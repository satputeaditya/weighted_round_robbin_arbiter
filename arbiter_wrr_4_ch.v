==> flow/design.v <==
module arbiter_wrr_4_ch(
						input clk,
						input resetb,
						input [3:0] req_vec,		 
						input [3:0] req_vec_wt_0,	 
						input [3:0] req_vec_wt_1,	 
						input [3:0] req_vec_wt_2,	 
						input [3:0] req_vec_wt_3,	 
						input req_n_valid ,			 
						input  [3:0] end_access_vec,	 
						output reg [3:0] gnt_vec 		 			
					);
reg  [2:0] arbiter_state, arbiter_state_nxt;	
reg  [3:0] gnt_vec_nxt;
reg  [3:0] count_req_vec [3:0];			 
reg  [3:0] count_req_vec_nxt [3:0];		 
wire [3:0] cnt_reqdone_vec;
reg  [3:0] relative_req_vec;
reg  [1:0] grant_posn,grant_posn_nxt;
reg  [3:0] relative_cntdone_vec;
reg  [3:0] req_vec_wt_stored [3:0];
wire [3:0] req_vec_wt[3:0];
parameter IDLE 		= 3'b001,	ARM_VALUE 		= 3'b010,		END_ACCESS 		= 3'b100;
parameter IDLE_ID 	= 0,		ARM_VALUE_ID 	= 1,			END_ACCESS_ID 	= 2;
assign req_vec_wt[0] = req_vec_wt_0;
assign req_vec_wt[1] = req_vec_wt_1;
assign req_vec_wt[2] = req_vec_wt_2;
assign req_vec_wt[3] = req_vec_wt_3;
always@(*)
	begin
		relative_req_vec = req_vec;				 
		case(grant_posn)											 
		2'd0: relative_req_vec	= {req_vec[0],req_vec[3:1]};		 
		2'd1: relative_req_vec	= {req_vec[1:0],req_vec[3:2]};		 
		2'd2: relative_req_vec	= {req_vec[2:0],req_vec[3] };				
		2'd3: relative_req_vec	= {req_vec[3:0]};		
		default : begin end
		endcase		
	end
always@(*)
	begin
		relative_cntdone_vec	= cnt_reqdone_vec;
		case(grant_posn)
		2'd0: relative_cntdone_vec	= {cnt_reqdone_vec[0]  ,cnt_reqdone_vec[3:1]};
		2'd1: relative_cntdone_vec	= {cnt_reqdone_vec[1:0],cnt_reqdone_vec[3:2]};		
		2'd2: relative_cntdone_vec	= {cnt_reqdone_vec[2:0],cnt_reqdone_vec[3]} ;				
		2'd3: relative_cntdone_vec	= {cnt_reqdone_vec[3:0]};				
		default : begin end
		endcase
	end
always@(*)
		begin
			arbiter_state_nxt		= arbiter_state;
			gnt_vec_nxt				= gnt_vec;
			count_req_vec_nxt[0]	= count_req_vec[0];
			count_req_vec_nxt[1]	= count_req_vec[1];
			count_req_vec_nxt[2]	= count_req_vec[2];			
			count_req_vec_nxt[3]	= count_req_vec[3];	
			grant_posn_nxt			= grant_posn;
			case(1'b1)			 
				arbiter_state[IDLE_ID]	: 
						begin
							if(req_n_valid)
								begin
									arbiter_state_nxt		= ARM_VALUE;
									count_req_vec_nxt[0]	= req_vec_wt[0];
									count_req_vec_nxt[1]	= req_vec_wt[1];						
									count_req_vec_nxt[2]	= req_vec_wt[2];				
									count_req_vec_nxt[3]	= req_vec_wt[3];	
									gnt_vec_nxt			= 4'b0000;
								end
						end
				arbiter_state[ARM_VALUE_ID] :
						begin
							if ((gnt_vec== 'd0)				 	 ||    
								(end_access_vec[0] & gnt_vec[0]) ||    
								(end_access_vec[1] & gnt_vec[1]) ||    
								(end_access_vec[2] & gnt_vec[2]) ||    
								(end_access_vec[3] & gnt_vec[3]) )     
									begin
										if (relative_req_vec[0] & !relative_cntdone_vec[0])
											begin
												arbiter_state_nxt = END_ACCESS;			
												case(grant_posn)			 
												2'd0 :	gnt_vec_nxt	= 4'b0010;
												2'd1 :	gnt_vec_nxt	= 4'b0100;
												2'd2 :	gnt_vec_nxt	= 4'b1000;
												2'd3 :	gnt_vec_nxt	= 4'b0001;
												default: begin end
												endcase
												case(grant_posn)			 
												2'd0 :	count_req_vec_nxt[1]	= count_req_vec_nxt[1] -1'b1;
												2'd1 :	count_req_vec_nxt[2]	= count_req_vec_nxt[2] -1'b1;
												2'd2 :	count_req_vec_nxt[3]	= count_req_vec_nxt[3] -1'b1;
												2'd3 :	count_req_vec_nxt[0]	= count_req_vec_nxt[0] -1'b1;
												default: begin end
												endcase
												case(grant_posn)			 
												2'd0 :	grant_posn_nxt	= 'd1;
												2'd1 :	grant_posn_nxt	= 'd2;
												2'd2 :	grant_posn_nxt	= 'd3;
												2'd3 :	grant_posn_nxt	= 'd0;
												default: begin end
												endcase
											end
										else
										if (relative_req_vec[1] & !relative_cntdone_vec[1])
											begin
												arbiter_state_nxt = END_ACCESS;			
												case(grant_posn)			 
												2'd0 :	gnt_vec_nxt	= 4'b0100;
												2'd1 :	gnt_vec_nxt	= 4'b1000;
												2'd2 :	gnt_vec_nxt	= 4'b0001;
												2'd3 :	gnt_vec_nxt	= 4'b0010;
												default: begin end
												endcase
												case(grant_posn)			 
												2'd0 :	count_req_vec_nxt[2]	= count_req_vec_nxt[2] -1'b1;
												2'd1 :	count_req_vec_nxt[3]	= count_req_vec_nxt[3] -1'b1;
												2'd2 :	count_req_vec_nxt[0]	= count_req_vec_nxt[0] -1'b1;
												2'd3 :	count_req_vec_nxt[1]	= count_req_vec_nxt[1] -1'b1;
												default: begin end
												endcase
												case(grant_posn)			 
												2'd0 :	grant_posn_nxt	= 'd2;
												2'd1 :	grant_posn_nxt	= 'd3;
												2'd2 :	grant_posn_nxt	= 'd0;
												2'd3 :	grant_posn_nxt	= 'd1;
												default: begin end
												endcase
											end
										else
										if (relative_req_vec[2] & !relative_cntdone_vec[2])
											begin
												arbiter_state_nxt = END_ACCESS;			
												case(grant_posn)			 
												2'd0 :	gnt_vec_nxt	= 4'b1000;
												2'd1 :	gnt_vec_nxt	= 4'b0001;
												2'd2 :	gnt_vec_nxt	= 4'b0010;
												2'd3 :	gnt_vec_nxt	= 4'b0100;
												default: begin end
												endcase
												case(grant_posn)			 
												2'd0 :	count_req_vec_nxt[3]	= count_req_vec_nxt[3] -1'b1;
												2'd1 :	count_req_vec_nxt[0]	= count_req_vec_nxt[0] -1'b1;
												2'd2 :	count_req_vec_nxt[1]	= count_req_vec_nxt[1] -1'b1;
												2'd3 :	count_req_vec_nxt[2]	= count_req_vec_nxt[2] -1'b1;
												default: begin end
												endcase
												case(grant_posn)			 
												2'd0 :	grant_posn_nxt	= 'd3;
												2'd1 :	grant_posn_nxt	= 'd0;
												2'd2 :	grant_posn_nxt	= 'd1;
												2'd3 :	grant_posn_nxt	= 'd2;
												default: begin end
												endcase
											end
										else
										if (relative_req_vec[3] & !relative_cntdone_vec[3])
											begin
												arbiter_state_nxt = END_ACCESS;			
												case(grant_posn)			 
												2'd0 :	gnt_vec_nxt	= 4'b0001;
												2'd1 :	gnt_vec_nxt	= 4'b0010;
												2'd2 :	gnt_vec_nxt	= 4'b0100;
												2'd3 :	gnt_vec_nxt	= 4'b1000;
												default: begin end
												endcase
												case(grant_posn)			 
												2'd0 :	count_req_vec_nxt[0]	= count_req_vec_nxt[0] -1'b1;
												2'd1 :	count_req_vec_nxt[1]	= count_req_vec_nxt[1] -1'b1;
												2'd2 :	count_req_vec_nxt[2]	= count_req_vec_nxt[2] -1'b1;
												2'd3 :	count_req_vec_nxt[3]	= count_req_vec_nxt[3] -1'b1;
												default: begin end
												endcase
												case(grant_posn)			 
												2'd0 :	grant_posn_nxt	= 'd0;
												2'd1 :	grant_posn_nxt	= 'd1;
												2'd2 :	grant_posn_nxt	= 'd2;
												2'd3 :	grant_posn_nxt	= 'd3;
												default: begin end
												endcase
											end
										else
											begin
												gnt_vec_nxt	= 4'b0000;
												count_req_vec_nxt[0]	= req_vec_wt_stored[0];
												count_req_vec_nxt[1]	= req_vec_wt_stored[1];
												count_req_vec_nxt[2]	= req_vec_wt_stored[2];	
												count_req_vec_nxt[3]	= req_vec_wt_stored[3];
											end										
									end	
						end
				arbiter_state[END_ACCESS_ID] :
						begin
							if ((end_access_vec[0] & gnt_vec[0]) || 
								(end_access_vec[1] & gnt_vec[1]) || 
								(end_access_vec[2] & gnt_vec[2]) ||
								(end_access_vec[3] & gnt_vec[3])) 
								begin
									arbiter_state_nxt = ARM_VALUE;
										if (relative_req_vec[0] & !relative_cntdone_vec[0])
											begin
												arbiter_state_nxt = END_ACCESS;			
												case(grant_posn)			 
												2'd0 :	gnt_vec_nxt	= 4'b0010;
												2'd1 :	gnt_vec_nxt	= 4'b0100;
												2'd2 :	gnt_vec_nxt	= 4'b1000;
												2'd3 :	gnt_vec_nxt	= 4'b0001;
												default: begin end
												endcase
												case(grant_posn)			 
												2'd0 :	count_req_vec_nxt[1]	= count_req_vec_nxt[1] -1'b1;
												2'd1 :	count_req_vec_nxt[2]	= count_req_vec_nxt[2] -1'b1;
												2'd2 :	count_req_vec_nxt[3]	= count_req_vec_nxt[3] -1'b1;
												2'd3 :	count_req_vec_nxt[0]	= count_req_vec_nxt[0] -1'b1;
												default: begin end
												endcase
												case(grant_posn)			 
												2'd0 :	grant_posn_nxt	= 'd1;
												2'd1 :	grant_posn_nxt	= 'd2;
												2'd2 :	grant_posn_nxt	= 'd3;
												2'd3 :	grant_posn_nxt	= 'd0;
												default: begin end
												endcase
											end
									else
										if (relative_req_vec[1] & !relative_cntdone_vec[1])
											begin
												arbiter_state_nxt = END_ACCESS;			
												case(grant_posn)			 
												2'd0 :	gnt_vec_nxt	= 4'b0100;
												2'd1 :	gnt_vec_nxt	= 4'b1000;
												2'd2 :	gnt_vec_nxt	= 4'b0001;
												2'd3 :	gnt_vec_nxt	= 4'b0010;
												default: begin end
												endcase
												case(grant_posn)			 
												2'd0 :	count_req_vec_nxt[2]	= count_req_vec_nxt[2] -1'b1;
												2'd1 :	count_req_vec_nxt[3]	= count_req_vec_nxt[3] -1'b1;
												2'd2 :	count_req_vec_nxt[0]	= count_req_vec_nxt[0] -1'b1;
												2'd3 :	count_req_vec_nxt[1]	= count_req_vec_nxt[1] -1'b1;
												default: begin end
												endcase
												case(grant_posn)			 
												2'd0 :	grant_posn_nxt	= 'd2;
												2'd1 :	grant_posn_nxt	= 'd3;
												2'd2 :	grant_posn_nxt	= 'd0;
												2'd3 :	grant_posn_nxt	= 'd1;
												default: begin end
												endcase
											end
									else
										if (relative_req_vec[2] & !relative_cntdone_vec[2])
											begin
												arbiter_state_nxt = END_ACCESS;			
												case(grant_posn)			 
												2'd0 :	gnt_vec_nxt	= 4'b1000;
												2'd1 :	gnt_vec_nxt	= 4'b0001;
												2'd2 :	gnt_vec_nxt	= 4'b0010;
												2'd3 :	gnt_vec_nxt	= 4'b0100;
												default: begin end
												endcase
												case(grant_posn)			 
												2'd0 :	count_req_vec_nxt[3]	= count_req_vec_nxt[3] -1'b1;
												2'd1 :	count_req_vec_nxt[0]	= count_req_vec_nxt[0] -1'b1;
												2'd2 :	count_req_vec_nxt[1]	= count_req_vec_nxt[1] -1'b1;
												2'd3 :	count_req_vec_nxt[2]	= count_req_vec_nxt[2] -1'b1;
												default: begin end
												endcase
												case(grant_posn)			 
												2'd0 :	grant_posn_nxt	= 'd3;
												2'd1 :	grant_posn_nxt	= 'd0;
												2'd2 :	grant_posn_nxt	= 'd1;
												2'd3 :	grant_posn_nxt	= 'd2;
												default: begin end
												endcase
											end
									else
										if (relative_req_vec[3] & !relative_cntdone_vec[3])
											begin
												arbiter_state_nxt = END_ACCESS;			
												case(grant_posn)			 
												2'd0 :	gnt_vec_nxt	= 4'b0001;
												2'd1 :	gnt_vec_nxt	= 4'b0010;
												2'd2 :	gnt_vec_nxt	= 4'b0100;
												2'd3 :	gnt_vec_nxt	= 4'b1000;
												default: begin end
												endcase
												case(grant_posn)			 
												2'd0 :	count_req_vec_nxt[0]	= count_req_vec_nxt[0] -1'b1;
												2'd1 :	count_req_vec_nxt[1]	= count_req_vec_nxt[1] -1'b1;
												2'd2 :	count_req_vec_nxt[2]	= count_req_vec_nxt[2] -1'b1;
												2'd3 :	count_req_vec_nxt[3]	= count_req_vec_nxt[3] -1'b1;
												default: begin end
												endcase
												case(grant_posn)			 
												2'd0 :	grant_posn_nxt	= 'd0;
												2'd1 :	grant_posn_nxt	= 'd1;
												2'd2 :	grant_posn_nxt	= 'd2;
												2'd3 :	grant_posn_nxt	= 'd3;
												default: begin end
												endcase
											end											
										else
											begin
												gnt_vec_nxt	= 4'b0000;
												count_req_vec_nxt[0]	= req_vec_wt_stored[0];
												count_req_vec_nxt[1]	= req_vec_wt_stored[1];
												count_req_vec_nxt[2]	= req_vec_wt_stored[2];												
												count_req_vec_nxt[3]	= req_vec_wt_stored[3];
											end										
									end	
						end
			endcase
		end
assign cnt_reqdone_vec[0] = (count_req_vec[0] =='d0);
assign cnt_reqdone_vec[1] = (count_req_vec[1] =='d0);
assign cnt_reqdone_vec[2] = (count_req_vec[2] =='d0);
assign cnt_reqdone_vec[3] = (count_req_vec[3] =='d0);
always@(posedge clk or negedge resetb)
	begin
		if(!resetb)
			begin
				arbiter_state		<= IDLE;
				gnt_vec				<= 'd0;
				count_req_vec[0]	<= 'd0;
				count_req_vec[1]	<= 'd0;				
				count_req_vec[2]	<= 'd0;				
				count_req_vec[3]	<= 'd0;				
				req_vec_wt_stored[0] <= 'd0;
				req_vec_wt_stored[1] <= 'd0;
				req_vec_wt_stored[2] <= 'd0;
				req_vec_wt_stored[3] <= 'd0;				
				grant_posn			 <= 'd2;
			end
		else	
			begin
				arbiter_state		<= arbiter_state_nxt;				
				gnt_vec				<= gnt_vec_nxt;
				count_req_vec[0]	<= count_req_vec_nxt[0];
				count_req_vec[1]	<= count_req_vec_nxt[1];
				count_req_vec[2]	<= count_req_vec_nxt[2];
				count_req_vec[3]	<= count_req_vec_nxt[3];
				req_vec_wt_stored[0] <= req_vec_wt_stored[0];
				req_vec_wt_stored[1] <= req_vec_wt_stored[1];
				req_vec_wt_stored[2] <= req_vec_wt_stored[2];
				req_vec_wt_stored[3] <= req_vec_wt_stored[3];						
				grant_posn			 <= grant_posn_nxt;
			end
	end
endmodule
# Step by step through the tools: arbiter_wrr_4_ch
# The steps from the RTL of arbiter_wrr_4_ch to its reports follow in flow order.
# Line numbers count from 1 in the design file above.
# Library cell names are shortened.
# A cell with n/a has no value.
# design
design,arbiter_wrr_4_ch
clock_port,clk
cell_library,sky130hd
lib_corner,tt_025C_1v80

# Word-level counts
# Counts by Yosys on the flattened word-level netlist (proc, flatten, opt, wreduce). Print and check cells are left out. Cells with the same type and inputs are merged into one.
# word_totals
register_bits,25
out_inout_bits,4
elab_cells,155
# op_classes
n_addsub,4
equal,7
mux,98
bitwise,9
reduce_and_logical,28
# op_table
operator,count
2-to-1 mux 4 bit,50
case mux 4 bit (select 2 bit),16
case mux 4 bit (select 4 bit),6
2-to-1 mux 3 bit,14
case mux 2 bit (select 4 bit),4
logical NOT 4 bit,5
subtractor 4 x 1 -> 4 bit (second input constant),4
2-to-1 mux 2 bit,8
OR reduction 3 bit,4
bitwise AND 1 bit,8
AND reduction 4 bit,2
logical OR 1 bit,7
nonzero test 3 bit,2
!= test 6 x 2 -> 1 bit (second input constant),1
logical NOT 1 bit,4
== test 2 bit (second input constant),2
nonzero test 2 bit,2
!= test 3 x 2 -> 1 bit (second input constant),1
AND reduction 3 bit,1
== test 2 x 1 -> 1 bit (second input constant),1
!= test 2 x 1 -> 1 bit (second input constant),1
!= test 2 bit (second input constant),1
logical NOT 2 bit,1
inverter 1 bit,1

# Logic depth
# Depth = most cells in a row (Yosys ltp): at word level without a register or memory, in the mapped netlist without a sequential cell, where the memories' decode and read muxes count.
# depth
word_depth,12
ABC_AREA,0
ltp_mapped,10
ltp_nobuf,8

# Netlist
# Source: synth_stat.txt of the flow (Yosys; design flattened, memories mapped). It holds for the ABC_AREA given above (unset counts as 0); a run with the other value may have another netlist.
# The area totals of this step are shown rounded.
# types
type,count
dfrtp_1,25
inv_1,22
nand2_1,22
a32oi_1,9
o21ai_0,14
a22oi_1,9
a22o_1,6
dfstp_2,2
ha_1,4
mux2i_1,5
nor3_1,10
a21oi_1,9
nand3_1,9
a311oi_1,5
nor4bb_1,4
o31ai_1,5
nor2_1,9
and3_1,5
# Not listed: further types 48, cells in them 87.
# synth_totals
cell_count,261
yosys_area_um2,2290
ff_cells,27
n_buf,15

# Timing after synthesis
# OpenSTA on the mapped netlist: ideal clock, no wires. The path of least setup slack (recovery checks aside). Input and output delay are each 20% of the period. Register names are those of the netlist, which keeps one name where synthesis merged equal registers.
# synth_path
kind,register -> register
from,reg count_req_vec[3][0]
to,reg count_req_vec[1][1]
tclk_ps,2640
setup_ps,125
launch_ps,0
arrival_ps,2399
required_time_ps,2515
slack_ps,116
delay_ps,2524
stages,9
path_buffers,0
synth_period_reached_ps,2524
# "delay_ps" is the arrival time less input delay plus setup time.
# "stages" counts driving pins, that of a launching flip-flop among them; a cell with two outputs on the path counts twice.
# "synth_period_reached_ps" is the clock period less the worst setup slack; recovery checks do not enter. This is arithmetic on one report: input and output delays are still those of the set period (20% each).
# The rows between start and end are the longest chain of elaborated cells between them; the timing report does not say that the signal goes this way. Where chains are equally long, one stands for them.
# A line is the first line of the expression or statement that the cell stems from. Yosys adds cells for indexed reads and writes and turns some case tables into memories.
# synth_via
path_cell_list,dfrtp_1 inv_1 ha_1 nor3b_2 and3b_1 o211a_2 a2111o_1 nor2_2 mux2_4
elab_chain_len,12
# synth_lines
element,line_no,text
"start, declared",15,reg [3:0] count_req_vec [3:0];
"start, assigned",330,count_req_vec[3] <= 'd0;
"start, assigned",344,count_req_vec[3] <= count_req_vec_nxt[3];
logical NOT 4 bit,320,assign cnt_reqdone_vec[3] = (count_req_vec[3] =='d0);
case mux 4 bit (select 4 bit),43,case(grant_posn)
logical NOT 1 bit,280,if (relative_req_vec[3] & !relative_cntdone_vec[3])
bitwise AND 1 bit,280,
2-to-1 mux 4 bit,280,
2-to-1 mux 4 bit,254,if (relative_req_vec[2] & !relative_cntdone_vec[2])
2-to-1 mux 4 bit,228,if (relative_req_vec[1] & !relative_cntdone_vec[1])
2-to-1 mux 4 bit,202,if (relative_req_vec[0] & !relative_cntdone_vec[0])
2-to-1 mux 4 bit,196,if ((end_access_vec[0] & gnt_vec[0]) ||
2-to-1 mux 4 bit (3 in a row),60,case(1'b1)
"end, assigned",328,count_req_vec[1] <= 'd0;
"end, assigned",342,count_req_vec[1] <= count_req_vec_nxt[1];
"end, declared",15,

# Worst path after layout
# Path of least setup slack in the final report of job 1 (OpenROAD, finished layout, wires in). Where an end is a register, its clock arrival counts in the times.
# The report prints the path's times to 10 ps; the period is as set.
# layout_path
kind,register -> register
from,reg count_req_vec[3][1]
to,reg count_req_vec[2][2]
tclk_ps,1640
setup_ps,110
launch_ps,300
arrival_ps,2760
required_time_ps,1830
slack_ps,-930
stages,12
path_buffers,3
# The rows between start and end are the longest chain of elaborated cells between them; the timing report does not say that the signal goes this way. Where chains are equally long, one stands for them.
# layout_via
path_cell_list,dfrtp_1 inv_2 ha_4 nor3b_4 buf_4 a2111o_1 buf_4 nand2_4 a221o_1 buf_4 a221oi_1 o22ai_1
elab_chain_len,12
# layout_lines
element,line_no,text
"start, declared",15,reg [3:0] count_req_vec [3:0];
"start, assigned",330,count_req_vec[3] <= 'd0;
"start, assigned",344,count_req_vec[3] <= count_req_vec_nxt[3];
logical NOT 4 bit,320,assign cnt_reqdone_vec[3] = (count_req_vec[3] =='d0);
case mux 4 bit (select 4 bit),43,case(grant_posn)
logical NOT 1 bit,280,if (relative_req_vec[3] & !relative_cntdone_vec[3])
bitwise AND 1 bit,280,
2-to-1 mux 4 bit,280,
2-to-1 mux 4 bit,254,if (relative_req_vec[2] & !relative_cntdone_vec[2])
2-to-1 mux 4 bit,228,if (relative_req_vec[1] & !relative_cntdone_vec[1])
2-to-1 mux 4 bit,202,if (relative_req_vec[0] & !relative_cntdone_vec[0])
2-to-1 mux 4 bit,196,if ((end_access_vec[0] & gnt_vec[0]) ||
2-to-1 mux 4 bit (3 in a row),60,case(1'b1)
"end, assigned",329,count_req_vec[2] <= 'd0;
"end, assigned",343,count_req_vec[2] <= count_req_vec_nxt[2];
"end, declared",15,

# Top module arbiter_wrr_4_ch; platform sky130hd; tools Yosys and OpenROAD; 2 stored runs in no particular order. Input and output delays are each 20% of the period that was set; the output load is 0.01 pF.
# "timing.achieved_period_ps" is the run's clock period less its worst setup slack. It is reckoned from that one timing run; input and output delays stay at 20% of the period that was set.
# "worst_setup_path_time_ps" is the time allowed to the run's worst setup path (the clock period less input and output delay, where it has them) less its slack. Clock arrival times count: a late capture clock shortens it, a late launch clock lengthens it.
# "power.total_uw" is the tool's figure for a default switching activity; nothing was simulated.
# "worst_setup_path_time_ps" is known to 10 ps.
# The results are shown rounded.
# Settings: . = not set for that run.
setting or result,job 1,job 2
period_ns,1.64,4.59
CAP_MARGIN,20,35
CORE_MARGIN,2,2
CORE_UTILIZATION,40,61
SLEW_MARGIN,20,25
SETUP_SLACK_MARGIN,.,-0.13
PLACE_DENSITY_LB_ADDON,.,0.01
CELL_PAD_IN_SITES_DETAIL_PLACEMENT,.,0
TNS_END_PERCENT,.,15
ABC_AREA,.,1
die_area_um2,6340,4490
fin_util_pct,72.3,73.4
setupTns_ps,-20000,0
ws_setup_ps,-931,1550
power.total_uw,8560,2130
worst_setup_path_time_ps,2570,2120
path_kind,register -> register,input -> register
timing.achieved_period_ps,2571,3037
post_route_stdcell_area_um2,3980,2750
synth_area_um2,2290,2420
